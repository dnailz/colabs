==> flow/design.v <==
module JitterClear
#(
    parameter jitter_clr_bit = 18  
)
(
    input  clk, 
    input  button, 
    output  clean 
);
reg [jitter_clr_bit:0] cnt;
always@(posedge clk) begin
    if(button == 0)
        cnt <= 0;
    else if(cnt < (1 << jitter_clr_bit))
        cnt <= cnt + 1;
end
assign clean = cnt[jitter_clr_bit];
endmodule
Reports on JitterClear
What the tools print for JitterClear, step after step.
Line numbers count from 1 in the design file above.
Operators carry their Yosys type and port widths (W data, S select, Z words).
Cell names lack the library's common part.
A cell with - has no value.
- design top: JitterClear
- clock: clk
- standard-cell library: sky130hd
- timing corner: tt_025C_1v80

After elaboration
Yosys after proc, flatten, opt, wreduce and memory -nomap, before mapping. Enables and synchronous resets that opt folds into registers are not counted as muxes. Memory bits, and registers merged into a memory's read port (data or address), are not among the register bits. Print and check cells are not counted. Equal cells are merged and count once.
- noted bits in registers: 19
- bits in latches: 0
- noted memory bits (writable): 0
- bits in read-only memories: 0
- clocked read ports x word width at 0
- memory cells at 0
- cells after elaboration: 3
- add/subtract/negate cells at 1
- $mul at 0
- divide/modulo/power cells: 0
- $lt $le $gt $ge: 1
- equal/unequal tests at 0
- noted shift operators: 0
- noted muxes and demuxes: 0
- noted bitwise operators: 0
- reductions and logical operators: 0
- operators by type and width (operator ; count):
    $add A19 B1 Y19 const B ; 1
    $lt A19 B19 Y1 const B ; 1

Depth
Longest topological path by Yosys (ltp), each cell counted once; first at word level (registers and memories cut), then after technology mapping (sequential cells cut; the memories' decode and read muxes count).
- noted word-level depth: 1
- noted ABC_AREA: 0
- noted gate-level depth with buffers: 5

Netlist
Source: synth_stat.txt of the flow (Yosys; design flattened, memories mapped). It holds for the ABC_AREA given above (unset counts as 0); a run with the other value may have another netlist.
- standard cells after synthesis at 93
- chip area (Yosys): 877.1 um^2
- sequential area: 380.4 um^2
- noted flip-flop cells: 19
- buffers at 1
- cell types (cell ; count ; total area (um^2)):
    dfxtp_1 ; 19 ; 380.365
    xnor2_1 ; 8 ; 70.067
    nor2_1 ; 17 ; 63.811
    xor2_1 ; 5 ; 43.792
    nor4_2 ; 3 ; 37.536
    nand4_1 ; 5 ; 31.28
    nand4b_4 ; 1 ; 23.773
    nand2_1 ; 6 ; 22.522
    nand4_4 ; 1 ; 21.27
    mux2i_1 ; 2 ; 20.019
    a21oi_1 ; 3 ; 15.014
    nand3_1 ; 3 ; 15.014
    nor3_1 ; 3 ; 15.014
    ha_1 ; 1 ; 12.512
    nand4_2 ; 1 ; 12.512
    o21ai_0 ; 2 ; 10.01
    a31o_2 ; 1 ; 8.758
    and3b_1 ; 1 ; 8.758
Other cell types: 10; their cells: 11.

Timing after synthesis
Source: OpenSTA report_checks on the synthesized netlist (no wires, ideal clock, input and output delay 20% of the period each), path of least setup slack; recovery checks are left aside. Register names are those of the netlist, which keeps one name where synthesis merged equal registers.
- kind: flip-flop to flip-flop
- from: register cnt[0]
- to: register cnt[14]
- clock period at 1670 ps
- setup time: 71 ps
- noted time at the first pin: 0 ps
- arrival time at 1382 ps
- data required time at 1599 ps
- slack: 217 ps
- noted path delay: 1453 ps
- noted stages on the path: 6
- synthesis period reached at 1453 ps
"path delay" = arrival - input delay + setup time.
"stages on the path" counts driving pins, that of a launching flip-flop among them; a cell with two outputs on the path counts twice.
"synthesis period reached" is the clock period less the worst setup slack; recovery checks do not enter. This is arithmetic on one report: input and output delays are still those of the set period (20% each).
Between the ends stands the longest chain of elaborated cells between them, by number of cells; it is not shown to be the way that was timed. Of several equally long chains one is given.
Each line given opens the expression or statement behind the cell; cells for indexed reads and writes are added by Yosys, which also makes memories of some case tables.
- path through: dfxtp_1 > ha_1 > and3b_1 > nand3_1 > or4_1 > a21oi_1
- noted length of the longest elaborated chain: 1
- RTL lines, path post-synthesis (what ; line ; RTL):
    start, declared ; 10 ; reg [jitter_clr_bit:0] cnt;
    start, assigned ; 13 ; cnt <= 0;
    start, assigned ; 15 ; cnt <= cnt + 1;
    $add A19 B1 Y19 ; 15 ;
    end, assigned ; 13 ;
    end, assigned ; 15 ;
    end, declared ; 10 ;

Worst path after layout
From the final timing report of stored run 2: the path of least setup slack in the routed layout; clock arrival at registers is part of the times.
The path's times are printed in steps of 10 ps; the period is the one set.
- kind: flip-flop to flip-flop
- from: register cnt[0]
- to: register cnt[14]
- clock period at 1500 ps
- setup time: 60 ps
- noted time at the first pin: 300 ps
- arrival time at 1630 ps
- data required time at 1730 ps
- slack: 100 ps
- noted stages on the path: 6
Between the ends stands the longest chain of elaborated cells between them, by number of cells; it is not shown to be the way that was timed. Of several equally long chains one is given.
- path through: dfxtp_2 > ha_1 > and3b_1 > nand3_1 > or4_1 > a21oi_1
- noted length of the longest elaborated chain: 1
- RTL lines, path after layout (what ; line ; RTL):
    start, declared ; 10 ; reg [jitter_clr_bit:0] cnt;
    start, assigned ; 13 ; cnt <= 0;
    start, assigned ; 15 ; cnt <= cnt + 1;
    $add A19 B1 Y19 ; 15 ;
    end, assigned ; 13 ;
    end, assigned ; 15 ;
    end, declared ; 10 ;

Ticket comment

Below are 2 stored runs of the flow (Yosys, OpenROAD; platform sky130hd) on JitterClear, each with its settings and what was measured, unordered. Constraints: input delay and output delay 20% of the set period each, output load 0.01 pF.
"clock period reached" is the run's clock period less its worst setup slack. It is reckoned from that one timing run; input and output delays stay at 20% of the period that was set.
"critical setup path time": the worst setup path's part of the clock period (all of it between registers, 20% less for each end at a port) less its slack. A launch clock that arrives late makes it longer, a capture clock that arrives late makes it shorter.
"critical setup path time" is given in steps of 10 ps.

Stored run 1

==> flow/run.sh <==
#!/bin/bash
# the make line also repeats the synthesis and layout settings of config.mk as NAME=value (left out here)
make -C /OpenROAD-flow-scripts/flow DESIGN_CONFIG=/design/flow/config.mk WORK_HOME=/design/flow/orfs CLKGATE_MAP_FILE= finish
==> flow/config.mk <==
export PLATFORM = sky130hd
export DESIGN_NAME = JitterClear
export DESIGN_NICKNAME = JitterClear
export VERILOG_FILES = /design/flow/design.v
export SDC_FILE = /design/flow/constraint.sdc
export NUM_CORES = 4
export LEC_CHECK = 0
export CAP_MARGIN = 20
export CELL_PAD_IN_SITES_DETAIL_PLACEMENT = 2
export CELL_PAD_IN_SITES_GLOBAL_PLACEMENT = 2
export CORE_MARGIN = 2
export CORE_UTILIZATION = 68
export CTS_CLUSTER_DIAMETER = 140
export GPL_ROUTABILITY_DRIVEN = 0
export GPL_TIMING_DRIVEN = 1
export PLACE_DENSITY_LB_ADDON = 0.12
export SETUP_SLACK_MARGIN = 0.19
export SLEW_MARGIN = 25
export TNS_END_PERCENT = 50
==> flow/constraint.sdc <==
create_clock -name core_clock -period 1.33 [get_ports {clk}]
set_input_delay 0.2660 -clock core_clock [delete_from_list [all_inputs] [get_ports {clk}]]
set_output_delay 0.2660 -clock core_clock [all_outputs]
set_load 0.01 [all_outputs]

Stored run 1: unfinished; error FLW-0024 in placement.

Stored run 2

==> flow/run.sh <==
#!/bin/bash
# the make line also repeats the synthesis and layout settings of config.mk as NAME=value (left out here)
make -C /OpenROAD-flow-scripts/flow DESIGN_CONFIG=/design/flow/config.mk WORK_HOME=/design/flow/orfs CLKGATE_MAP_FILE= finish
==> flow/config.mk <==
export PLATFORM = sky130hd
export DESIGN_NAME = JitterClear
export DESIGN_NICKNAME = JitterClear
export VERILOG_FILES = /design/flow/design.v
export SDC_FILE = /design/flow/constraint.sdc
export NUM_CORES = 4
export LEC_CHECK = 0
export ABC_AREA = 0
export CAP_MARGIN = 20
export CELL_PAD_IN_SITES_GLOBAL_PLACEMENT = 3
export CORE_MARGIN = 9
export CORE_UTILIZATION = 40
export CTS_CLUSTER_SIZE = 78
export GPL_ROUTABILITY_DRIVEN = 0
export GPL_TIMING_DRIVEN = 1
export MAX_ROUTING_LAYER = met5
export MIN_ROUTING_LAYER = met1
export PLACE_DENSITY_LB_ADDON = 0.04
export SETUP_SLACK_MARGIN = 0.03
export SLEW_MARGIN = 20
==> flow/constraint.sdc <==
create_clock -name core_clock -period 1.5 [get_ports {clk}]
set_input_delay 0.3000 -clock core_clock [delete_from_list [all_inputs] [get_ports {clk}]]
set_output_delay 0.3000 -clock core_clock [all_outputs]
set_load 0.01 [all_outputs]

Measured in stored run 2:
- noted the mapped cell area after synthesis: 877.1 um^2
- noted the die area: 4,202.3 um^2
- final design utilization at 50.9 %
- worst slack on setup checks: 103 ps
- noted the clock period reached: 1,397 ps
- critical setup path time: 1,400 ps
- worst setup path kind: flip-flop to flip-flop
