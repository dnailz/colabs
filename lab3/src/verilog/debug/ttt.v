==> flow/design.v <==
module DisplayClock
#(
    parameter SIGNAL_W = 13,
    parameter REG_W = 5,
    parameter WIDTH = 32,
    parameter FUNCT_W = 6,
    parameter OPCODE_W = 6,
    parameter ALUOP_W = 3
) (
    input  clk, 
    output reg  display 
);
    reg [15:0] t;
    always@(posedge clk) t = t + 1;
    always@(posedge clk) begin
        if(t == 0)
            display <= 1;
        else
            display <= 0;
    end 
endmodule
# Step by step through the tools: DisplayClock
# Tool output for the design above, in the order of the flow.
# Line numbers count from 1 in the design file above.
# Operators: Yosys type, input widths -> output width; for muxes data width and select width s.
# Cell names lack the library's common part.
# The mark - stands for no value.
[design]
design = "DisplayClock"
clock_port = "clk"
library = "sky130hd"
corner = "tt_025C_1v80"

# Elaborated design
# Source: Yosys, flattened and elaborated, memories not mapped. Widths are those after wreduce; folded enables and synchronous resets count as part of the registers. Registers that Yosys merges into a memory's read port (data or address) are not register bits. Print and check cells do not count. Equal cells are merged and count once.
[bits]
register_bits = 17
input_bits = 1
output_inout_bits = 1
word_cells = 5
[op_classes]
addsub = 1
muxes = 1
n_reduce_logical = 1
[ops]
columns = ["op", "count"]
rows = [
  ["$add 16x1->16 const B", 1],
  ["$logic_not 16->1", 1],
  ["$mux 1", 1],
]

# Logic depth
# Longest topological path by Yosys (ltp), each cell counted once; first at word level (registers and memories cut), then after technology mapping (sequential cells cut; the memories' decode and read muxes count).
[depth]
word_depth = 2
abc_area = 0
mapped_depth = 4
ltp_nobuf = 4

# Mapped cells and area
# Yosys stat after the flow's synthesis: flattened, memories mapped to cells. It holds for the ABC_AREA given above (unset counts as 0); a run with the other value may have another netlist.
# Totals and module areas in this step are rounded.
[synth_totals]
mapped_cells = 62
mapped_area_mm2 = 0.000676
flip_flops = 17
buf_cells = 0
[types]
columns = ["type", "count"]
rows = [
  ["dfxtp_1", 17],
  ["xnor2_1", 9],
  ["xor2_1", 5],
  ["nand3_1", 6],
  ["ha_1", 2],
  ["nand4_4", 1],
  ["nor4_4", 1],
  ["nand2_1", 4],
  ["nand4_1", 2],
  ["nor4_1", 2],
  ["and3_4", 1],
  ["inv_1", 3],
  ["nor2_1", 3],
  ["nor3_1", 2],
  ["and4_1", 1],
  ["nor4b_1", 1],
  ["and3_2", 1],
  ["and2_1", 1],
]

# Timing after synthesis
# Source: OpenSTA report_checks on the synthesized netlist (no wires, ideal clock, input and output delay 20% of the period each), path of least setup slack; recovery checks are left aside. Register names are those of the netlist, which keeps one name where synthesis merged equal registers.
[synth_timing]
path_type = "register to register"
start = "reg t[2]"
end = "reg t[15]"
tclk_ps = 2380
setup_ps = 72
t_first_pin_ps = 0
arrival_ps = 1165
required_time_ps = 2308
setup_slack_ps = 1143
path_delay_ps = 1237
path_stages = 5
synth_period_reached_ps = 1237
# "path_delay_ps" is the arrival time less input delay plus setup time.
# "path_stages": output pins that drive a net of the path, with the launching flip-flop's if there is one; two outputs of one cell count as two.
# "synth_period_reached_ps" = period - worst setup slack (recovery checks aside). The figure is calculated, with input and output delays left at 20% of the set period.
# The rows between start and end are the longest chain of elaborated cells between them; the timing report does not say that the signal goes this way. Where chains are equally long, one stands for them.
# Each line given opens the expression or statement behind the cell; cells for indexed reads and writes are added by Yosys, which also makes memories of some case tables.
[synth_via]
path_cell_list = "dfxtp_1 and3_4 nand4_4 nor4_4 xor2_1"
elab_chain_len = 1
[synth_lines]
columns = ["element", "line", "source"]
rows = [
  ["start, declared", 13, "reg [15:0] t;"],
  ["start, assigned", 14, "always@(posedge clk) t = t + 1;"],
  ["$add 16x1->16", 14, ""],
  ["end, assigned", 14, ""],
  ["end, declared", 13, ""],
]

# Worst path after layout
# Path of least setup slack in the final report of flow run 1 (OpenROAD, finished layout, wires in). Where an end is a register, its clock arrival counts in the times.
# The report prints the path's times to 10 ps; the period is as set.
[layout_timing]
path_type = "register to register"
start = "reg t[4]"
end = "reg t[9]"
tclk_ps = 1290
setup_ps = 70
t_first_pin_ps = 290
arrival_ps = 1370
required_time_ps = 1510
setup_slack_ps = 140
path_stages = 6
# The rows between start and end are the longest chain of elaborated cells between them; the timing report does not say that the signal goes this way. Where chains are equally long, one stands for them.
[layout_via]
path_cell_list = "dfxtp_2 and3_4 nand4_4 buf_12 nor2_4 xor2_1"
elab_chain_len = 1
[layout_lines]
columns = ["element", "line", "source"]
rows = [
  ["start, declared", 13, "reg [15:0] t;"],
  ["start, assigned", 14, "always@(posedge clk) t = t + 1;"],
  ["$add 16x1->16", 14, ""],
  ["end, assigned", 14, ""],
  ["end, declared", 13, ""],
]

# Measured data: module DisplayClock, platform sky130hd, 2 stored runs of the flow under differing settings, order arbitrary. Input and output delays are each 20% of the period that was set; the output load is 0.01 pF.
# By "achieved_period_ps" is meant the clock period of the run minus its worst setup slack. This is arithmetic on one report: input and output delays are still those of the set period (20% each).
# "worst_path_ps" is the time allowed to the run's worst setup path (the clock period less input and output delay, where it has them) less its slack. Clock arrival times count: a late capture clock shortens it, a late launch clock lengthens it.
# "final_power_uw" is the tool's figure for a default switching activity; nothing was simulated.
# "worst_path_ps" is known to 10 ps.
# Values from the reports are rounded here.

[[run]]
name = "flow run 1"
[run.settings]
period_ns = 1.29
SETUP_SLACK_MARGIN = 0.34
CAP_MARGIN = 20
CORE_MARGIN = 2
CORE_UTILIZATION = 40
SLEW_MARGIN = 20
[run.results]
synth_chip_area_mm2 = 0.000676
design_die_area_mm2 = 0.00203
final_cell_area_mm2 = 0.000947
util_pct = 61.4
ws_setup_ps = 139
total_negative_slack_ps = 0
final_power_uw = 796
achieved_period_ps = 1151
worst_path_ps = 1150
timing.worst_path_kind = "register to register"

[[run]]
name = "flow run 2"
[run.settings]
period_ns = 0.977
CORE_UTILIZATION = 51
SETUP_SLACK_MARGIN = 0.22
PLACE_DENSITY_LB_ADDON = 0.28
CORE_MARGIN = 2
CELL_PAD_IN_SITES_DETAIL_PLACEMENT = 2
TNS_END_PERCENT = 65
ABC_AREA = 1
GPL_TIMING_DRIVEN = 1
SLEW_MARGIN = 5
CAP_MARGIN = 20
[run.results]
outcome = "did not finish, placement stopped with DPL-0033"
